==> flow/design.v <==
module ctr(
	input wire CLK,
	input wire [7:0] SW,
	output reg V0,
	output reg RS,
	output wire RW,
	output reg E,
	output reg [7:0] D,
	output wire K,
	output wire [7:0] LED
);
localparam STATE_START = 2'b00;
localparam STATE_HIGH = 2'b01;
localparam STATE_LOW = 2'b10;
localparam STATE_END = 2'b11;
assign RW = 0;
assign LED = 0;
assign K = 1;
reg [8:0] data [0:15];
initial begin
	data[4'h0] <= 9'h038;
	data[4'h1] <= 9'h00f;
	data[4'h2] <= 9'h080;
	data[4'h3] <= 9'h148;
	data[4'h4] <= 9'h165;
	data[4'h5] <= 9'h16c;
	data[4'h6] <= 9'h16c;
	data[4'h7] <= 9'h16f;
	data[4'h8] <= 9'h12c;
	data[4'h9] <= 9'h120;
	data[4'ha] <= 9'h177;
	data[4'hb] <= 9'h16f;
	data[4'hc] <= 9'h172;
	data[4'hd] <= 9'h16c;
	data[4'he] <= 9'h164;
	data[4'hf] <= 9'h121;
end
reg [1:0] state;
reg [11:0] wctr;
reg [3:0] addr;
initial state = STATE_START;
initial wctr = 12'hfff;
initial addr = 0;
initial RS = 0;
initial D = 0;
initial E = 0;
always @(posedge CLK) begin
	if (wctr > 0) begin
		wctr <= wctr - 1;
	end else begin
		case (state)
		STATE_START: begin
			state <= STATE_HIGH;
			wctr <= 13;
		end
		STATE_HIGH: begin
			state <= STATE_LOW;
			wctr <= 50 * 40;
		end
		STATE_LOW: begin
			if (addr == 4'hf) begin
				state <= STATE_END;
			end else begin
				addr <= addr + 1;
				state <= STATE_HIGH;
				wctr <= 13;
			end
		end
		STATE_END: begin
		end
		endcase
	end
end
always @(posedge CLK) begin
	{RS, D} <= data[addr];
	case (state)
	STATE_START: begin
		E <= 0;
	end
	STATE_HIGH: begin
		E <= 1;
	end
	STATE_LOW: begin
		E <= 0;
	end
	STATE_END: begin
		E <= 0;
	end
	endcase
end
reg [7:0] ctr;
always @(posedge CLK) begin
	ctr <= ctr + 1;
	V0 <= ctr[7:0] <= SW;
end
endmodule
Reports on ctr --
What the tools print for ctr, step after step. Line numbers count from 1 in the design file above. Library cell names are shortened. Not given: -
Set-up: top ctr, clock input CLK, standard-cell library sky130hd, library corner tt_025C_1v80

Word level --
Yosys after proc, flatten, opt, wreduce and memory -nomap, before mapping. Memory bits, and registers merged into a memory's read port (data or address), are not among the register bits. Print and check cells are not counted. Equal cells are merged and count once. Yosys's memory passes give these memory sizes; they may raise the number of words (mostly to a power of two), join words into wider ones and drop unused or constant bits.
Storage and ports: flip-flop bits (word level) 28, ROM bits 144, word width x clocked read ports 9, memories 1, input port bits 9, output and inout port bits 21, elaborated cells 32
Operators by class: $add $sub $neg 3, order comparisons 2, equal/unequal tests 5, multiplexer cells 6, bitwise logic cells 2, reductions and logical operators 7
Memories:
- data | words 16, bits a word 9, rd ports 1, write ports 0, line 19 | reg [8:0] data [0:15];
Operators with widths (number):
- 12-bit parallel mux with 3-bit select | 1
- 12-bit 2-to-1 mux | 2
- 12-bit by 1-bit subtractor with 12-bit output (second input constant) | 1
- 12-bit by 1-bit greater-than comparator with 1-bit output (second input constant) | 1
- 8-bit by 1-bit adder with 8-bit output (second input constant) | 1
- 8-bit <= comparator | 1
- 2-bit parallel mux with 3-bit select | 1
- 2-bit == test (second input constant) | 2
- 2-bit AND reduction | 2
- 4-bit by 1-bit adder with 4-bit output (second input constant) | 1
- 4-bit == test (second input constant) | 1
- 4-bit nonzero test | 1
- 3-bit != test (second input constant) | 1
- 3-bit AND reduction | 1
- 3-bit nonzero test | 1
- 3-bit OR reduction | 1
- 1-bit inverter | 2
- 2-bit by 1-bit == test with 1-bit output (second input constant) | 1
- 2-bit zero test | 1
- 1-bit parallel mux with 2-bit select | 1
- 2-bit 2-to-1 mux | 1

Logic depth --
Depth = most cells in a row (Yosys ltp): at word level without a register or memory, in the mapped netlist without a sequential cell, where the memories' decode and read muxes count.
Logic depth: depth in word-level cells 4, ABC_AREA 0, gate-level depth with buffers 7, mapped depth without buffers 6

Netlist --
Source: synth_stat.txt of the flow (Yosys; design flattened, memories mapped). It holds for the ABC_AREA given above (unset counts as 0); a run with the other value may have another netlist. The area totals of this step are shown rounded.
Mapped netlist: cell count 199, cell area after synthesis 2100 µm², sequential area 920 µm², mapped flip-flops 37, buffers 14
Cells by type:
- edfxtp_1 | number 18, area in all 540.518 µm²
- dfxtp_1 | number 19, area in all 380.365 µm²
- ha_1 | number 24, area in all 300.288 µm²
- buf_4 | number 10, area in all 75.072 µm²
- inv_1 | number 19, area in all 71.318 µm²
- xnor2_1 | number 8, area in all 70.067 µm²
- o21ai_0 | number 12, area in all 60.058 µm²
- a21oi_1 | number 10, area in all 50.048 µm²
- nor2_1 | number 13, area in all 48.797 µm²
- mux2i_1 | number 4, area in all 40.038 µm²
- nand2_1 | number 9, area in all 33.782 µm²
- nand3_1 | number 6, area in all 30.029 µm²
- nor3_1 | number 5, area in all 25.024 µm²
- nor4b_4 | number 1, area in all 23.773 µm²
- a21o_1 | number 3, area in all 22.522 µm²
- mux2_2 | number 2, area in all 22.522 µm²
- nand2b_1 | number 3, area in all 18.768 µm²
- nand4_1 | number 3, area in all 18.768 µm²
Other cell types: 20; their cells: 30.

Worst setup path after synthesis --
Source: OpenSTA report_checks on the synthesized netlist (no wires, ideal clock, input and output delay 20% of the period each), path of least setup slack; recovery checks are left aside. Register names are those of the netlist, which keeps one name where synthesis merged equal registers.
Timing after synthesis: path kind register to register, start register wctr[0], end register wctr[0], period 2.99 ns, library setup time 0.416 ns, launch time at the first pin 0.000 ns, arrival time 1.925 ns, data required time 2.574 ns, slack 0.648 ns, delay of the path 2.341 ns, stages 7, path buffers 1, synthesis period reached 2.342 ns
"delay of the path" = arrival - input delay + setup time. "stages": output pins that drive a net of the path, with the launching flip-flop's if there is one; two outputs of one cell count as two. "synthesis period reached" is the clock period less the worst setup slack; recovery checks do not enter. This is arithmetic on one report: input and output delays are still those of the set period (20% each). Between the ends stands the longest chain of elaborated cells between them, by number of cells; it is not shown to be the way that was timed. Of several equally long chains one is given. Each line given opens the expression or statement behind the cell; cells for indexed reads and writes are added by Yosys, which also makes memories of some case tables. A register here has more assigning lines than the two given. Only ways into the end's enable, where the timed path ends, are counted here.
On the way, after synthesis: cells stage by stage edfxtp_1 > inv_1 > ha_1 > or4b_4 > buf_6 > nor4b_4 > o21ai_0, length of the longest elaborated chain 3, elaborated cells on any way between the ends 4, source lines of those cells 1, classes of those cells compare (1); eq/ne (1); reduce/logical (2)
Ends and longest elaborated chain, after synthesis:
- from (decl) | line 39 | reg [11:0] wctr;
- from (assign) | line 49 | wctr <= wctr - 1;
- from (assign) | line 58 | wctr <= 50 * 40;
- 12-bit by 1-bit greater-than comparator with 1-bit output | line 48 | if (wctr > 0) begin
- 4-bit nonzero test
- 2-bit AND reduction
- to (assign) | line 49
- to (assign) | line 58
- to (decl) | line 39

Timing after layout --
Path of least setup slack in the final report of run 1 (OpenROAD, finished layout, wires in). Where an end is a register, its clock arrival counts in the times.
Timing post-layout: path kind register to register, start register wctr[0], end register addr[2], period 2.91 ns, library setup time 0.36 ns, launch time at the first pin 0.28 ns, arrival time 2.33 ns, data required time 2.83 ns, slack 0.50 ns, stages 7, path buffers 0
Between the ends stands the longest chain of elaborated cells between them, by number of cells; it is not shown to be the way that was timed. Of several equally long chains one is given. A register here has more assigning lines than the two given.
On the way, post-layout: cells stage by stage edfxtp_1 > inv_1 > ha_1 > or4b_4 > nor2_1 > nand2_1 > a311oi_1, length of the longest elaborated chain 3, elaborated cells on any way between the ends 3, source lines of those cells 1, classes of those cells compare (1); logic (1); reduce/logical (1)
Ends and longest elaborated chain, post-layout:
- from (decl) | line 39 | reg [11:0] wctr;
- from (assign) | line 49 | wctr <= wctr - 1;
- from (assign) | line 58 | wctr <= 50 * 40;
- 12-bit by 1-bit greater-than comparator with 1-bit output | line 48 | if (wctr > 0) begin
- 1-bit inverter
- 3-bit AND reduction
- to (assign) | line 64 | addr <= addr + 1;
- to (decl) | line 40 | reg [3:0] addr;

==> results <==
Measured results for ctr: 2 stored runs of the Yosys and OpenROAD flow on sky130hd. The settings differ; the order carries no meaning. The constraints put input and output delay at 20% of the set period each and load the outputs with 0.01 pF.
"achieved clock period": clock period set for the run, less the worst setup slack. It is reckoned from that one timing run; input and output delays stay at 20% of the period that was set.
By "power" is meant OpenSTA's value without simulated activity: inputs other than the clock are taken to toggle once in ten clock periods, and the tool carries that through the logic.
Results are given in rounded form.

* Run 1 | settings: period_ns 2.91; CORE_UTILIZATION 30; PLACE_DENSITY_LB_ADDON 0.21; TNS_END_PERCENT 30; GPL_ROUTABILITY_DRIVEN 1; CTS_CLUSTER_SIZE 95; CTS_CLUSTER_DIAMETER 321; CAP_MARGIN 20; CORE_MARGIN 2; SLEW_MARGIN 20 | results: achieved clock period 2.411 ns; power 930 µW; final worst hold slack 0.44 ns; die outline area 7,500 µm²; utilization after routing 35 %; Yosys chip area after synthesis 2,100 µm²; smallest setup slack 0.50 ns
* Run 2 | settings: period_ns 1.62; CORE_UTILIZATION 46; SETUP_SLACK_MARGIN 0.12; PLACE_DENSITY_LB_ADDON 0.06; CORE_ASPECT_RATIO 0.9; CORE_MARGIN 7; CELL_PAD_IN_SITES_DETAIL_PLACEMENT 2; GPL_ROUTABILITY_DRIVEN 1; CAP_MARGIN 20; SLEW_MARGIN 20 | no results, placement failed with DPL-0033
